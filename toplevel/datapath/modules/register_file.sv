==> flow/design.v <==
parameter NBITS = 32;          
parameter BYTE = 8;
parameter WORDS = 1 << (NBITS-13);
parameter S_CONTROL = 2;       
parameter ALU_CONTROL = 6;     
parameter B = 4;
parameter C = 9;
parameter MEM = 3;
parameter DP_CTRL = S_CONTROL + ALU_CONTROL + B + C + MEM;
parameter CS_ADDR = 9;
parameter MICROINSTS = 1 << CS_ADDR;
parameter CS_CTRL = DP_CTRL + CS_ADDR;
module register_file (
   input logic clk, reset,
   input  logic [NBITS-1:0] c_bus,
   output logic [NBITS-1:0] b_bus,
   input  logic [B-1:0]     enable_b,
   input  logic [C-1:0]     write_c,
   input logic [MEM-1:0] mem_control,
   ram_bus.master mem_bus);
   logic [NBITS-1:0] mar, mdr, pc, sp, lv, cpp, tos, opc, h;
   logic [BYTE-1:0] mbr;
   logic fetch, rd, wr;
   logic CH, COPC, CTOS, CCPP, CLV, CSP, CPC, CMDR, CMAR;
   localparam BMDR  = 4'h0;
   localparam BPC   = 4'h1;
   localparam BMBRU = 4'h2;
   localparam BMBRS = 4'h3;
   localparam BSP   = 4'h4;
   localparam BLV   = 4'h5;
   localparam BCPP  = 4'h6;
   localparam BTOS  = 4'h7;
   localparam BOPC  = 4'h8;
   always_comb begin
      CH   <= write_c[0];
      COPC <= write_c[1];
      CTOS <= write_c[2];
      CCPP <= write_c[3];
      CLV  <= write_c[4];
      CSP  <= write_c[5];
      CPC  <= write_c[6];
      CMDR <= write_c[7];
      CMAR <= write_c[8];
   end
   always_comb begin
	   fetch <= mem_control[0];
	   rd    <= mem_control[1];
	   wr    <= mem_control[2];
   end
   always_ff@(posedge clk) begin
      if (reset) begin
         mar <= 'h0;
         mdr <= 'h0;
         pc  <= 'h0;
         mbr <= 'h0;
         sp  <= 'h0;
         lv  <= 'h0;
         cpp <= 'h0;
         tos <= 'h0;
         opc <= 'h0;
         h   <= 'h0;
      end
      else begin
         if (CMAR)
            mar <= c_bus;
         else
            mar <= mar;
         if (CMDR & ~rd)
            mdr <= c_bus;
         else if (~CMDR & rd)
            mdr[7:0] <= mem_bus.q;
         else
            mdr <= mdr;
         if (CPC)
            pc <= c_bus;
         else
            pc <= pc + 1;
         if (fetch)
            mbr <= mem_bus.q;
         else
            mbr <= mbr;
         if (CSP)
            sp <= c_bus;
         else
            sp <= sp;
         if (CLV)
            lv <= c_bus;
         else
            lv <= lv;
         if (CCPP)
            cpp <= c_bus;
         else
            cpp <= cpp;
         if (CTOS)
            tos <= c_bus;
         else
            tos <= tos;
         if (COPC)
            opc <= c_bus;
         else
            opc <= opc;
         if (CH)
            h <= c_bus;
         else
            h <= h;
      end
   end
   always_ff@(negedge clk) begin   
      if (reset)
         b_bus <= 'h0;
      else
         case (enable_b)
            BMDR:    b_bus <= mdr;
            BPC:     b_bus <= pc;
            BMBRU:   b_bus <= unsigned'(mbr);
            BMBRS:   b_bus <= signed'(mbr);
            BSP:     b_bus <= sp;
            BLV:     b_bus <= lv;
            BCPP:    b_bus <= cpp;
            BTOS:    b_bus <= tos;
            BOPC:    b_bus <= opc;
            default: b_bus <= 'h0;
         endcase
   end
   always_comb begin
      mem_bus.addr <= {mar[NBITS-3:0], 2'b00};
      mem_bus.data <= mdr;
      if (wr)
         if (rd ^ wr)
            mem_bus.we <= 1;
         else
			   mem_bus.we <= 0;
      else
	      mem_bus.we <= 0;
   end
endmodule
# --- Reports on register_file ---
# The steps from the RTL of register_file to its reports follow in flow order.
# Line numbers count from 1 in the design file above.
# Library cell names are shortened.
design:
  top: "register_file"
  clock_port: "clk"
  library: "sky130hd"
  pvt_corner: "tt_025C_1v80"

# --- After elaboration ---
# Counts by Yosys on the flattened word-level netlist (proc, flatten, opt, wreduce; memories kept). Register bits leave out memories and registers merged into their read ports (data or address). Print and check cells are left out. Cells with the same type and inputs are merged into one.
bits:
  register_bits: 257
  latchBits: 0
  ramBits: 0
  rom_bits: 0
  clocked_rd_ports_x_width: 0
  n_memories: 0
  out_inout_bits: 32
  elab_cells: 30
op_classes:
  n_addsub: 1
  n_mul: 0
  div: 0
  cmp: 0
  eq_ne: 8
  shifts: 0
  n_mux: 4
  bitwise: 4
  reduce_and_logical: 3
op_table:
  columns: ["op", "count"]
  rows:
  - ["case mux 32 bit (select 8 bit)", 1]
  - ["adder 32 x 1 -> 32 bit with constant B", 1]
  - ["two-way mux 32 bit", 1]
  - ["== test 4 x 3 -> 1 bit with constant B", 4]
  - ["two-way mux 8 bit", 2]
  - ["== test 4 x 2 -> 1 bit with constant B", 2]
  - ["== test 4 x 1 -> 1 bit with constant B", 1]
  - ["== test 4 bit with constant B", 1]
  - ["zero test 4 bit", 1]
  - ["AND 1 bit", 2]
  - ["NOT 1 bit", 2]
  - ["nonzero test 2 bit", 1]
  - ["OR reduction 2 bit", 1]

# --- Longest topological paths ---
# Yosys ltp: most cells in a row. Word level: on the elaborated netlist, between registers, memories and ports. Mapped: between sequential cells and ports; inverters and the memories' decode and read muxes count.
depth:
  ltp_word: 4
  ABC_AREA: 1
  depth_mapped: 10
  depth_no_buf: 10

# --- Netlist ---
# The flow's flattened synthesis, as Yosys stat reports it; memories are mapped. The netlist is that of the ABC_AREA named above (0 if unset); the other value can give another one.
# Totals and module areas in this step are rounded.
by_type:
  columns: ["type", "count", "type_area_um2"]
  rows:
  - ["dfxtp_1", 256, 5.12E+03]
  - ["o21ai_0", 233, 1.17E+03]
  - ["a21oi_1", 222, 1.11E+03]
  - ["nand3_1", 159, 795.763]
  - ["nor2_1", 165, 619.344]
  - ["inv_1", 155, 581.808]
  - ["nand2_1", 100, 375.36]
  - ["clkbuf_1", 73, 274.013]
  - ["o211a_1", 25, 250.24]
  - ["o21ai_1", 45, 225.216]
  - ["buf_2", 20, 100.096]
  - ["xor2_1", 8, 70.067]
  - ["buf_4", 8, 60.058]
  - ["nor2_4", 3, 33.782]
  - ["a31oi_1", 5, 31.28]
  - ["xnor2_1", 3, 26.275]
  - ["ha_1", 2, 25.024]
  - ["nand2_2", 4, 25.024]
# Not listed: further types 7, cells in them 20.
synth_totals:
  cells: 1506
  synth_area_um2: 11000
  ffs: 256
  n_buf: 107

Below are 2 stored runs of the flow (Yosys, OpenROAD; platform sky130hd) on register_file, each with its settings and what was measured, unordered. Constraints: input delay and output delay 20% of the set period each, output load 0.01 pF.
By "totalPower_mw" is meant OpenSTA's value without simulated activity: inputs other than the clock are taken to toggle once in ten clock periods, and the tool carries that through the logic.
The results are shown rounded.

--- stored run 1 ---
==> flow/run.sh <==
#!/bin/bash
# the make line also repeats the synthesis and layout settings of config.mk as NAME=value (left out here)
make -C /OpenROAD-flow-scripts/flow DESIGN_CONFIG=/design/flow/config.mk WORK_HOME=/design/flow/orfs CLKGATE_MAP_FILE= finish
==> flow/config.mk <==
export PLATFORM = sky130hd
export DESIGN_NAME = register_file
export DESIGN_NICKNAME = register_file
export VERILOG_FILES = /design/flow/design.v
export SDC_FILE = /design/flow/constraint.sdc
export NUM_CORES = 4
export LEC_CHECK = 0
export ABC_AREA = 1
export CAP_MARGIN = 20
export CELL_PAD_IN_SITES_DETAIL_PLACEMENT = 1
export CORE_MARGIN = 8
export CORE_UTILIZATION = 58
export CTS_CLUSTER_DIAMETER = 158
export CTS_CLUSTER_SIZE = 72
export HOLD_SLACK_MARGIN = 0.26
export PLACE_DENSITY = 0.39
export SETUP_SLACK_MARGIN = 0.75
export SLEW_MARGIN = 20
==> flow/constraint.sdc <==
create_clock -name core_clock -period 6.52 [get_ports {clk}]
set_input_delay 1.3040 -clock core_clock [delete_from_list [all_inputs] [get_ports {clk}]]
set_output_delay 1.3040 -clock core_clock [all_outputs]
set_load 0.01 [all_outputs]

==> results, as YAML <==
results:
  fin_util_pct: 65.6
  ws_hold_ps: 476
  setup_worst_slack_ps: 763
  synthesis_area_um2: 11000
  design.die.area_um2: 23600
  layout_stdcell_area_um2: 12200
  totalPower_mw: 3.02

--- stored run 2 ---
==> flow/run.sh <==
#!/bin/bash
# the make line also repeats the synthesis and layout settings of config.mk as NAME=value (left out here)
make -C /OpenROAD-flow-scripts/flow DESIGN_CONFIG=/design/flow/config.mk WORK_HOME=/design/flow/orfs CLKGATE_MAP_FILE= finish
==> flow/config.mk <==
export PLATFORM = sky130hd
export DESIGN_NAME = register_file
export DESIGN_NICKNAME = register_file
export VERILOG_FILES = /design/flow/design.v
export SDC_FILE = /design/flow/constraint.sdc
export NUM_CORES = 4
export LEC_CHECK = 0
export CAP_MARGIN = 20
export CORE_MARGIN = 2
export CORE_UTILIZATION = 40
export SLEW_MARGIN = 20
==> flow/constraint.sdc <==
create_clock -name core_clock -period 4.37 [get_ports {clk}]
set_input_delay 0.8740 -clock core_clock [delete_from_list [all_inputs] [get_ports {clk}]]
set_output_delay 0.8740 -clock core_clock [all_outputs]
set_load 0.01 [all_outputs]

==> results, as YAML <==
results:
  ws_hold_ps: 494
  synthesis_area_um2: 10500
  fin_util_pct: 49.5
  layout_stdcell_area_um2: 12800
  design.die.area_um2: 27400
  setup_worst_slack_ps: 47
  totalPower_mw: 5.46
